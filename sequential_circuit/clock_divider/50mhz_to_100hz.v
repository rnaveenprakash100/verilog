==> flow/design.v <==
module clk_div#(parameter MAX_CNT=2_50_000)(
input clk_in,rst,
output reg clk_out
);
localparam WIDTH=$clog2(MAX_CNT);
reg  [WIDTH-1:0] count;  
initial begin
clk_out=0;
count=0;
end
always @ (posedge clk_in) begin
if (rst)begin
count<=0;
clk_out<=0;
end
else if (count==MAX_CNT-1)begin
count<=0;
clk_out <= (~clk_out);
end
else 
count<=count+1;
end
endmodule
# == From RTL to reports: clk_div ==
# Tool output for the design above, in the order of the flow.
# Line numbers count from 1 in the design file above.
# Cell names lack the library's common part.
# A cell with n/a has no value.
# setup
design,clk_div
clk_port,clk_in
cell_library,sky130hd
lib_corner,tt_025C_1v80

# == Word level ==
# Yosys after proc, flatten, opt, wreduce and memory -nomap, before mapping. Enables and synchronous resets that opt folds into registers are not counted as muxes. Memory bits, and registers merged into a memory's read port (data or address), are not among the register bits. Print and check cells are not counted. Equal cells are merged and count once.
# bits
out_inout_bits,1
reg_bits,19
elab_cells,6
in_bits,2
# op_classes
logic,1
add_sub_neg,1
eq_ne,1
reduce_and_logical,1
# op_table
operator,count
adder 18 x 1 -> 18 bit (second input constant),1
equality test 18 bit (second input constant),1
OR reduction 2 bit,1
inverter 1 bit,1

# == Logic depth ==
# Longest topological path by Yosys (ltp), each cell counted once; first at word level (registers and memories cut), then after technology mapping (sequential cells cut; the memories' decode and read muxes count).
# depth
ltp_word,2
ABC_AREA,0
depth_mapped,6
depth_no_buf,5

# == Mapped cells and area ==
# Yosys stat after the flow's synthesis: flattened, memories mapped to cells. It holds for the ABC_AREA given above (unset counts as 0); a run with the other value may have another netlist.
# mapped
ff_cells,19
mapped_cells,96
yosys_area_um2,862.1
n_buf,1
sequential_area_um2,380.4
# types
type,count,type_area_um2
dfxtp_1,19,380.365
xnor2_1,14,122.618
nor2_1,22,82.579
nor4_1,6,37.536
nand4_1,5,31.28
nand3_1,5,25.024
nand4_4,1,21.27
nand3_4,1,17.517
inv_1,4,15.014
ha_1,1,12.512
nand2_1,3,11.261
o21bai_2,1,11.261
or3_4,1,11.261
a21oi_1,2,10.01
nor3_1,2,10.01
nand4b_1,1,8.758
xor2_1,1,8.758
nor3b_1,1,7.507
# Other cell types: 6; their cells: 6.

# == Worst setup path after synthesis ==
# Path of least setup slack by OpenSTA after synthesis, without wires, with an ideal clock, recovery checks aside; 20% of the period is set as input and as output delay. Where synthesis merged equal registers, the netlist keeps one of their names.
# synth_timing
path_type,flip-flop to flip-flop
start,register count[0]
end,register count[14]
launch_ns,0.000
arrival_time_ns,1.607
setup_ns,0.117
period_ns,1.9
path_delay_ns,1.724
driving_pins,7
path_slack_ns,0.176
required_ns,1.783
path_buffers,1
period_less_setup_slack_ns,1.724
# "path_delay_ns" is the arrival time less input delay plus setup time.
# "driving_pins": output pins that drive a net of the path, with the launching flip-flop's if there is one; two outputs of one cell count as two.
# "period_less_setup_slack_ns" = period - worst setup slack (recovery checks aside). The figure is calculated, with input and output delays left at 20% of the set period.
# The rows between start and end are the longest chain of elaborated cells between them; the timing report does not say that the signal goes this way. Where chains are equally long, one stands for them.
# A line is the first line of the expression or statement that the cell stems from. Yosys adds cells for indexed reads and writes and turns some case tables into memories.
# At most two assigning lines are given for a register; there are more.
# synth_between
cell_sequence,dfxtp_1 ha_1 nand4_1 nand4b_1 o21bai_2 buf_2 nor2_1
elab_chain_len,2
cone_cells,3
cone_lines,2
cone_classes,add/sub: 1; eq/ne: 1; reduce/logical: 1
# synth_lines
element,line_no,source
start: declaration,6,reg  [WIDTH-1:0] count;
start: assignment,13,count<=0;
start: assignment,21,count<=count+1;
equality test 18 bit,16,else if (count==MAX_CNT-1)begin
OR reduction 2 bit,n/a,
end: assignment,17,count<=0;
end: assignment,21,
end: declaration,6,

# == Worst path after layout ==
# Path of least setup slack in the final report of run A (OpenROAD, finished layout, wires in). Where an end is a register, its clock arrival counts in the times.
# layout_timing
path_type,flip-flop to flip-flop
start,register count[1]
end,register count[14]
arrival_time_ns,1.80
path_buffers,1
setup_ns,0.10
required_ns,2.14
path_slack_ns,0.35
period_ns,1.94
launch_ns,0.30
driving_pins,7
# The rows between start and end are the longest chain of elaborated cells between them; the timing report does not say that the signal goes this way. Where chains are equally long, one stands for them.
# At most two assigning lines are given for a register; there are more.
# layout_between
cell_sequence,dfxtp_4 ha_4 nand4_1 buf_4 nor4_1 xnor2_1 nor2_1
elab_chain_len,2
cone_cells,3
cone_lines,2
cone_classes,add/sub: 1; eq/ne: 1; reduce/logical: 1
# layout_lines
element,line_no,source
start: declaration,6,reg  [WIDTH-1:0] count;
start: assignment,13,count<=0;
start: assignment,21,count<=count+1;
equality test 18 bit,16,else if (count==MAX_CNT-1)begin
OR reduction 2 bit,n/a,
end: assignment,17,count<=0;
end: assignment,21,
end: declaration,6,

Appendix: measured runs

Settings and measured results of 2 stored flow runs for module clk_div (sky130hd), not sorted in any way. The constraints put input and output delay at 20% of the set period each and load the outputs with 0.01 pF.
By "timing.achieved_period_ns" is meant the clock period of the run minus its worst setup slack. This is arithmetic on one report: input and output delays are still those of the set period (20% each).
"worst_path_ns" means the part of the period allowed to the worst setup path (the constraints hold back 20% at inputs and 20% at outputs) less its slack; where the path has registers, the arrival times of their clocks count too.

Run A, flow files:
==> flow/run.sh <==
#!/bin/bash
# the make line also repeats the synthesis and layout settings of config.mk as NAME=value (left out here)
make -C /OpenROAD-flow-scripts/flow DESIGN_CONFIG=/design/flow/config.mk WORK_HOME=/design/flow/orfs CLKGATE_MAP_FILE= finish
==> flow/config.mk <==
export PLATFORM = sky130hd
export DESIGN_NAME = clk_div
export DESIGN_NICKNAME = clk_div
export VERILOG_FILES = /design/flow/design.v
export SDC_FILE = /design/flow/constraint.sdc
export NUM_CORES = 4
export LEC_CHECK = 0
export CAP_MARGIN = 20
export CELL_PAD_IN_SITES_GLOBAL_PLACEMENT = 0
export CORE_MARGIN = 2
export CORE_UTILIZATION = 68
export CTS_CLUSTER_SIZE = 76
export GPL_ROUTABILITY_DRIVEN = 1
export GPL_TIMING_DRIVEN = 0
export PLACE_DENSITY_LB_ADDON = 0.27
export SETUP_SLACK_MARGIN = 0.3
export SLEW_MARGIN = 20
==> flow/constraint.sdc <==
create_clock -name core_clock -period 1.94 [get_ports {clk_in}]
set_input_delay 0.3880 -clock core_clock [delete_from_list [all_inputs] [get_ports {clk_in}]]
set_output_delay 0.3880 -clock core_clock [all_outputs]
set_load 0.01 [all_outputs]

==> results of run A, as CSV <==
result,value
yosys.chip_area_um2,862.1
design_die_area_um2,1568.6
post_route_stdcell_area_um2,1042.2
fin_util_frac,0.913
worstSetupSlack_ns,0.349
tns_ns,0.000
final_hold_ws_ns,0.468
timing.achieved_period_ns,1.591
worst_path_ns,1.59
worst_setup_path_type,"flip-flop to flip-flop"

Run B, flow files:
==> flow/run.sh <==
#!/bin/bash
# the make line also repeats the synthesis and layout settings of config.mk as NAME=value (left out here)
make -C /OpenROAD-flow-scripts/flow DESIGN_CONFIG=/design/flow/config.mk WORK_HOME=/design/flow/orfs CLKGATE_MAP_FILE= finish
==> flow/config.mk <==
export PLATFORM = sky130hd
export DESIGN_NAME = clk_div
export DESIGN_NICKNAME = clk_div
export VERILOG_FILES = /design/flow/design.v
export SDC_FILE = /design/flow/constraint.sdc
export NUM_CORES = 4
export LEC_CHECK = 0
export CAP_MARGIN = 20
export CELL_PAD_IN_SITES_GLOBAL_PLACEMENT = 3
export CORE_MARGIN = 2
export CORE_UTILIZATION = 27
export CTS_CLUSTER_DIAMETER = 259
export GPL_TIMING_DRIVEN = 0
export HOLD_SLACK_MARGIN = -0.03
export MAX_ROUTING_LAYER = met5
export PLACE_DENSITY_LB_ADDON = 0.26
export SETUP_SLACK_MARGIN = 0.6
export SLEW_MARGIN = 20
==> flow/constraint.sdc <==
create_clock -name core_clock -period 2.01 [get_ports {clk_in}]
set_input_delay 0.4020 -clock core_clock [delete_from_list [all_inputs] [get_ports {clk_in}]]
set_output_delay 0.4020 -clock core_clock [all_outputs]
set_load 0.01 [all_outputs]

==> results of run B, as CSV <==
result,value
yosys.chip_area_um2,862.1
design_die_area_um2,3660.9
post_route_stdcell_area_um2,1147.3
fin_util_frac,0.376
worstSetupSlack_ns,0.481
tns_ns,0.000
final_hold_ws_ns,0.494
timing.achieved_period_ns,1.529
worst_path_ns,1.53
worst_setup_path_type,"flip-flop to flip-flop"
